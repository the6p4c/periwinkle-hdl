==> flow/design.v <==
`default_nettype none
module alu_op_cell(
	input i_clk,
	input i_data_valid,
	input [31:0] i_data,
	input i_result_empty,
	output o_result_valid,
	output [31:0] o_result,
	output [31:0] o_op_a,
	output [31:0] o_op_b,
	input [31:0] i_op_result
);
	reg [32:0] op_cell = {1'b0, 32'b0};
	wire op_cell_empty = !op_cell[32];
	wire [31:0] op_cell_value = op_cell[31:0];
	assign o_result_valid = !op_cell_empty;
	assign o_result = op_cell_value;
	assign o_op_a = i_data;
	assign o_op_b = op_cell_value;
	always @(posedge i_clk) begin
		if (i_data_valid) begin
			if (op_cell_empty) begin
				op_cell <= {1'b1, i_data};
			end else begin
				op_cell <= {1'b1, i_op_result};
			end
		end else if (i_result_empty && o_result_valid) begin
			op_cell <= {1'b0, 32'b0};
		end
	end
endmodule
module alu_op_cell_plus(
	input i_clk,
	input i_data_valid,
	input [31:0] i_data,
	input i_result_empty,
	output o_result_valid,
	output [31:0] o_result
);
	wire [31:0] op_a;
	wire [31:0] op_b;
	wire [31:0] op_result = op_a + op_b;
	alu_op_cell op_cell (
		.i_clk(i_clk),
		.i_data_valid(i_data_valid),
		.i_data(i_data),
		.i_result_empty(i_result_empty),
		.o_result_valid(o_result_valid),
		.o_result(o_result),
		.o_op_a(op_a),
		.o_op_b(op_b),
		.i_op_result(op_result)
	);
endmodule
module alu_op_cell_and(
	input i_clk,
	input i_data_valid,
	input [31:0] i_data,
	input i_result_empty,
	output o_result_valid,
	output [31:0] o_result
);
	wire [31:0] op_a;
	wire [31:0] op_b;
	wire [31:0] op_result = op_a & op_b;
	alu_op_cell op_cell (
		.i_clk(i_clk),
		.i_data_valid(i_data_valid),
		.i_data(i_data),
		.i_result_empty(i_result_empty),
		.o_result_valid(o_result_valid),
		.o_result(o_result),
		.o_op_a(op_a),
		.o_op_b(op_b),
		.i_op_result(op_result)
	);
endmodule
module alu_op_cell_or(
	input i_clk,
	input i_data_valid,
	input [31:0] i_data,
	input i_result_empty,
	output o_result_valid,
	output [31:0] o_result
);
	wire [31:0] op_a;
	wire [31:0] op_b;
	wire [31:0] op_result = op_a | op_b;
	alu_op_cell op_cell (
		.i_clk(i_clk),
		.i_data_valid(i_data_valid),
		.i_data(i_data),
		.i_result_empty(i_result_empty),
		.o_result_valid(o_result_valid),
		.o_result(o_result),
		.o_op_a(op_a),
		.o_op_b(op_b),
		.i_op_result(op_result)
	);
endmodule
module alu_op_cell_xor(
	input i_clk,
	input i_data_valid,
	input [31:0] i_data,
	input i_result_empty,
	output o_result_valid,
	output [31:0] o_result
);
	wire [31:0] op_a;
	wire [31:0] op_b;
	wire [31:0] op_result = op_a ^ op_b;
	alu_op_cell op_cell (
		.i_clk(i_clk),
		.i_data_valid(i_data_valid),
		.i_data(i_data),
		.i_result_empty(i_result_empty),
		.o_result_valid(o_result_valid),
		.o_result(o_result),
		.o_op_a(op_a),
		.o_op_b(op_b),
		.i_op_result(op_result)
	);
endmodule
module alu(
	input i_clk,
	input [1:0] i_input_op,
	input i_data_valid,
	input [31:0] i_data,
	input [1:0] i_output_op,
	input i_result_empty,
	output reg o_result_valid,
	output reg [31:0] o_result,
	output [4:0] o_result_flags
);
	parameter OP_PLUS = 2'b00;
	parameter OP_AND = 2'b01;
	parameter OP_OR = 2'b10;
	parameter OP_XOR = 2'b11;
	reg data_valid_plus;
	reg result_empty_plus;
	wire result_valid_plus;
	wire [31:0] result_plus;
	alu_op_cell_plus op_cell_plus (
		.i_clk(i_clk),
		.i_data_valid(data_valid_plus),
		.i_data(i_data),
		.i_result_empty(result_empty_plus),
		.o_result_valid(result_valid_plus),
		.o_result(result_plus)
	);
	reg data_valid_and;
	reg result_empty_and;
	wire result_valid_and;
	wire [31:0] result_and;
	alu_op_cell_and op_cell_and (
		.i_clk(i_clk),
		.i_data_valid(data_valid_and),
		.i_data(i_data),
		.i_result_empty(result_empty_and),
		.o_result_valid(result_valid_and),
		.o_result(result_and)
	);
	reg data_valid_or;
	reg result_empty_or;
	wire result_valid_or;
	wire [31:0] result_or;
	alu_op_cell_or op_cell_or (
		.i_clk(i_clk),
		.i_data_valid(data_valid_or),
		.i_data(i_data),
		.i_result_empty(result_empty_or),
		.o_result_valid(result_valid_or),
		.o_result(result_or)
	);
	reg data_valid_xor;
	reg result_empty_xor;
	wire result_valid_xor;
	wire [31:0] result_xor;
	alu_op_cell_xor op_cell_xor (
		.i_clk(i_clk),
		.i_data_valid(data_valid_xor),
		.i_data(i_data),
		.i_result_empty(result_empty_xor),
		.o_result_valid(result_valid_xor),
		.o_result(result_xor)
	);
	always @(*) begin
		data_valid_plus = i_data_valid && i_input_op == OP_PLUS;
		data_valid_and = i_data_valid && i_input_op == OP_AND;
		data_valid_or = i_data_valid && i_input_op == OP_OR;
		data_valid_xor = i_data_valid && i_input_op == OP_XOR;
	end
	always @(*) begin
		result_empty_plus = i_result_empty && i_output_op == OP_PLUS;
		result_empty_and = i_result_empty && i_output_op == OP_AND;
		result_empty_or = i_result_empty && i_output_op == OP_OR;
		result_empty_xor = i_result_empty && i_output_op == OP_XOR;
		case (i_output_op)
			OP_PLUS: begin
				o_result_valid = result_valid_plus;
				o_result = result_plus;
			end
			OP_AND: begin
				o_result_valid = result_valid_and;
				o_result = result_and;
			end
			OP_OR: begin
				o_result_valid = result_valid_or;
				o_result = result_or;
			end
			OP_XOR: begin
				o_result_valid = result_valid_xor;
				o_result = result_xor;
			end
		endcase
	end
	assign o_result_flags = {
		^o_result,  
		~|o_result,  
		1'b0,  
		o_result[31],  
		1'b0  
	};
endmodule
# Tool chain data of alu
# What the tools print for alu, step after step.
# Line numbers count from 1 in the design file above.
# Operators carry their Yosys type and port widths (W data, S select, Z words).
# The mark -- stands for no value.
# setup
top,alu
clock_port,i_clk
lib,sky130hd
corner,tt_025C_1v80

# Elaborated design
# Source: Yosys, flattened and elaborated, memories not mapped. Widths are those after wreduce. Registers that Yosys merges into a memory's read port (data or address) are not register bits. Print and check cells do not count. Equal cells are merged and count once.
# classes
n_shift,0
cmp,0
logic,3
multipliers,0
n_div,0
equal,6
muxes,14
addsub,1
reduce_logical,21
# ops
op,n
$mux W33,8
$pmux W32 S4,1
$mux W32,4
$add A32 B32 Y32,1
$and A32 B32 Y32,1
$or A32 B32 Y32,1
$xor A32 B32 Y32,1
$reduce_or A32 Y1,1
$reduce_xor A32 Y1,1
$logic_and A1 B1 Y1,12
$eq A2 B2 Y1 const B,4
$reduce_bool A2 Y1,4
$eq A2 B1 Y1 const B,2
$logic_not A2 Y1,2
$pmux W1 S4,1
$logic_not A1 Y1,1
# word_totals
clocked_rd_ports_x_width,0
latch_bits,0
ram_bits,0
mem_bits_ro,0
output_inout_bits,38
regBits,132
n_memories,0

# Logic depth
# Yosys ltp: most cells in a row. Word level: on the elaborated netlist, between registers, memories and ports. Mapped: between sequential cells and ports; inverters and the memories' decode and read muxes count.
# depth
depth_word,5
abc_area,0
mapped_depth,10
depth_no_buf,10

# Synthesis result
# Yosys stat after the flow's synthesis: flattened, memories mapped to cells. It holds for the ABC_AREA given above (unset counts as 0); a run with the other value may have another netlist.
# The area totals of this step are shown rounded.
# types
cell,n,area_total_um2
sky130_fd_sc_hd__edfxtp_1,132,3.96E+03
sky130_fd_sc_hd__mux4_2,33,743.213
sky130_fd_sc_hd__ha_1,47,588.064
sky130_fd_sc_hd__nor2_1,132,495.475
sky130_fd_sc_hd__xor2_1,39,341.578
sky130_fd_sc_hd__a21oi_1,63,315.302
sky130_fd_sc_hd__xnor2_1,30,262.752
sky130_fd_sc_hd__nand2_1,68,255.245
sky130_fd_sc_hd__o21ai_0,51,255.245
sky130_fd_sc_hd__inv_1,46,172.666
sky130_fd_sc_hd__mux2i_1,16,160.154
sky130_fd_sc_hd__clkbuf_1,36,135.13
sky130_fd_sc_hd__a21o_1,11,82.579
sky130_fd_sc_hd__nand4_1,12,75.072
sky130_fd_sc_hd__nand3_1,12,60.058
sky130_fd_sc_hd__a211oi_1,5,37.536
sky130_fd_sc_hd__o31ai_1,5,37.536
sky130_fd_sc_hd__a2111oi_2,2,30.029
# Other cell types: 42; their cells: 91.
# mapped
sequential_area_um2,3960
ff_cells,132
buf_cells,51
stdcells,831
yosys_area_um2,8670
# The figures by module come from a second, unflattened synthesis with its own total; it is not the netlist above.
# unflattened
hier_cells,1127
area_unflattened_um2,12100
# Rows give one instance, submodules left out.
# by_module
mod,cells,area_um2,instances,mod_seq_area_um2
alu_op_cell,169,2080,4,991
alu_op_cell_plus,232,1690,1,0.0
alu,123,1410,1,0.0
alu_op_cell_xor,32,280,1,0.0
alu_op_cell_and,32,200,1,0.0
alu_op_cell_or,32,200,1,0.0

# Path before layout
# Path of least setup slack by OpenSTA after synthesis, without wires, with an ideal clock, recovery checks aside; 20% of the period is set as input and as output delay. Where synthesis merged equal registers, the netlist keeps one of their names.
# synth_timing
path_kind,input to output
start,in i_output_op[0]
end,out o_result_flags[4]
tclk_ns,6.08
arrival_ns,3.833
out_delay_ns,1.216
path_slack_ns,1.031
path_stages,9
n_path_buf,2
required_time_ns,4.864
launch_ns,1.216
delay_ns,2.617
period_less_setup_slack_ns,5.049
# "delay_ns" is the arrival time less input delay plus setup time.
# At an output port there is no setup time.
# "path_stages": output pins that drive a net of the path, with the launching flip-flop's if there is one; two outputs of one cell count as two.
# "period_less_setup_slack_ns" = period - worst setup slack (recovery checks aside). The figure is calculated, with input and output delays left at 20% of the set period.
# Between the ends stands the longest chain of elaborated cells between them, by number of cells; it is not shown to be the way that was timed. Of several equally long chains one is given.
# Each line given opens the expression or statement behind the cell; cells for indexed reads and writes are added by Yosys, which also makes memories of some case tables.
# synth_between
path_cell_list,sky130_fd_sc_hd__clkbuf_1 -> sky130_fd_sc_hd__buf_1 -> sky130_fd_sc_hd__mux4_2 -> sky130_fd_sc_hd__inv_1 -> sky130_fd_sc_hd__ha_1 -> sky130_fd_sc_hd__xor2_1 -> sky130_fd_sc_hd__xnor2_1 -> sky130_fd_sc_hd__xnor2_1 -> sky130_fd_sc_hd__xnor2_1
elab_chain_cells,3
cells_between,6
classes_between,eq/ne (3); mux (1); reduce/logical (2)
# synth_lines
item,line_no,source
from (decl),129,"input [1:0] i_output_op,"
$eq A2 B2 Y1,198,case (i_output_op)
$pmux W32 S4,198,
$reduce_xor A32 Y1,218,"^o_result,"
to (decl),133,output [4:0] o_result_flags
# Nets of the timed path that keep an RTL name, with a line that drives or declares them; the list need not be complete.
# synth_nets
signal,line_no
o_result[6],198

# Worst path after layout
# From the final timing report of run A: the path of least setup slack in the routed layout; clock arrival at registers is part of the times.
# layout_timing
path_kind,input to output
start,in i_output_op[1]
end,out o_result_flags[4]
n_path_buf,2
required_time_ns,5.83
launch_ns,1.46
arrival_ns,4.49
path_stages,9
tclk_ns,7.29
path_slack_ns,1.34
out_delay_ns,1.46
# Between the ends stands the longest chain of elaborated cells between them, by number of cells; it is not shown to be the way that was timed. Of several equally long chains one is given.
# layout_between
path_cell_list,sky130_fd_sc_hd__buf_2 -> sky130_fd_sc_hd__mux4_2 -> sky130_fd_sc_hd__inv_1 -> sky130_fd_sc_hd__ha_1 -> sky130_fd_sc_hd__xnor2_1 -> sky130_fd_sc_hd__xnor2_1 -> sky130_fd_sc_hd__xnor2_1 -> sky130_fd_sc_hd__xnor2_1 -> sky130_fd_sc_hd__clkdlybuf4s50_1
elab_chain_cells,3
cells_between,6
classes_between,eq/ne (3); mux (1); reduce/logical (2)
# layout_lines
item,line_no,source
from (decl),129,"input [1:0] i_output_op,"
$eq A2 B2 Y1,198,case (i_output_op)
$pmux W32 S4,198,
$reduce_xor A32 Y1,218,"^o_result,"
to (decl),133,output [4:0] o_result_flags

# Settings and measured results of 2 stored flow runs for module alu (sky130hd), not sorted in any way. The constraints put input and output delay at 20% of the set period each and load the outputs with 0.01 pF.
# "clock_period_reached_ns": clock period set for the run, less the worst setup slack. It is reckoned from that one timing run; input and output delays stay at 20% of the period that was set.
# "critical_path_time_ns" = time allowed to the worst setup path (clock period - input delay - output delay, where it has them) - its slack; a late launch clock adds to it, a late capture clock takes from it.
# "totalPower_mw": no workload was simulated; the value follows from the tool's default switching activity.
# Results are given in rounded form.
# A setting shown as - is not set for that run.
run,period_ns,CORE_UTILIZATION,PLACE_DENSITY_LB_ADDON,CELL_PAD_IN_SITES_DETAIL_PLACEMENT,ABC_AREA,CTS_CLUSTER_SIZE,CAP_MARGIN,MIN_ROUTING_LAYER,MAX_ROUTING_LAYER,CORE_MARGIN,SLEW_MARGIN,SETUP_SLACK_MARGIN,HOLD_SLACK_MARGIN,CORE_ASPECT_RATIO,GPL_TIMING_DRIVEN,yosys_chip_area_um2,die_footprint_um2,finalCellArea_um2,layout_utilization_pct,timing.setup.ws_ns,setup_tns_ns,timing.hold.ws_ns,totalPower_mw,clock_period_reached_ns,critical_path_time_ns,critical_path_type
run A,7.29,62,0.19,0,0,80,5,met1,met4,2,20,-,-,-,-,8670,14900,10100,73.3,1.34,0.000,0.590,2.21,5.952,3.04,input to output
run B,7.48,57,0.05,-,-,-,25,met1,-,2,30,1.13,0.05,0.97,1,8670,16200,10200,68.1,1.33,0.000,0.594,2.23,6.149,3.16,input to output
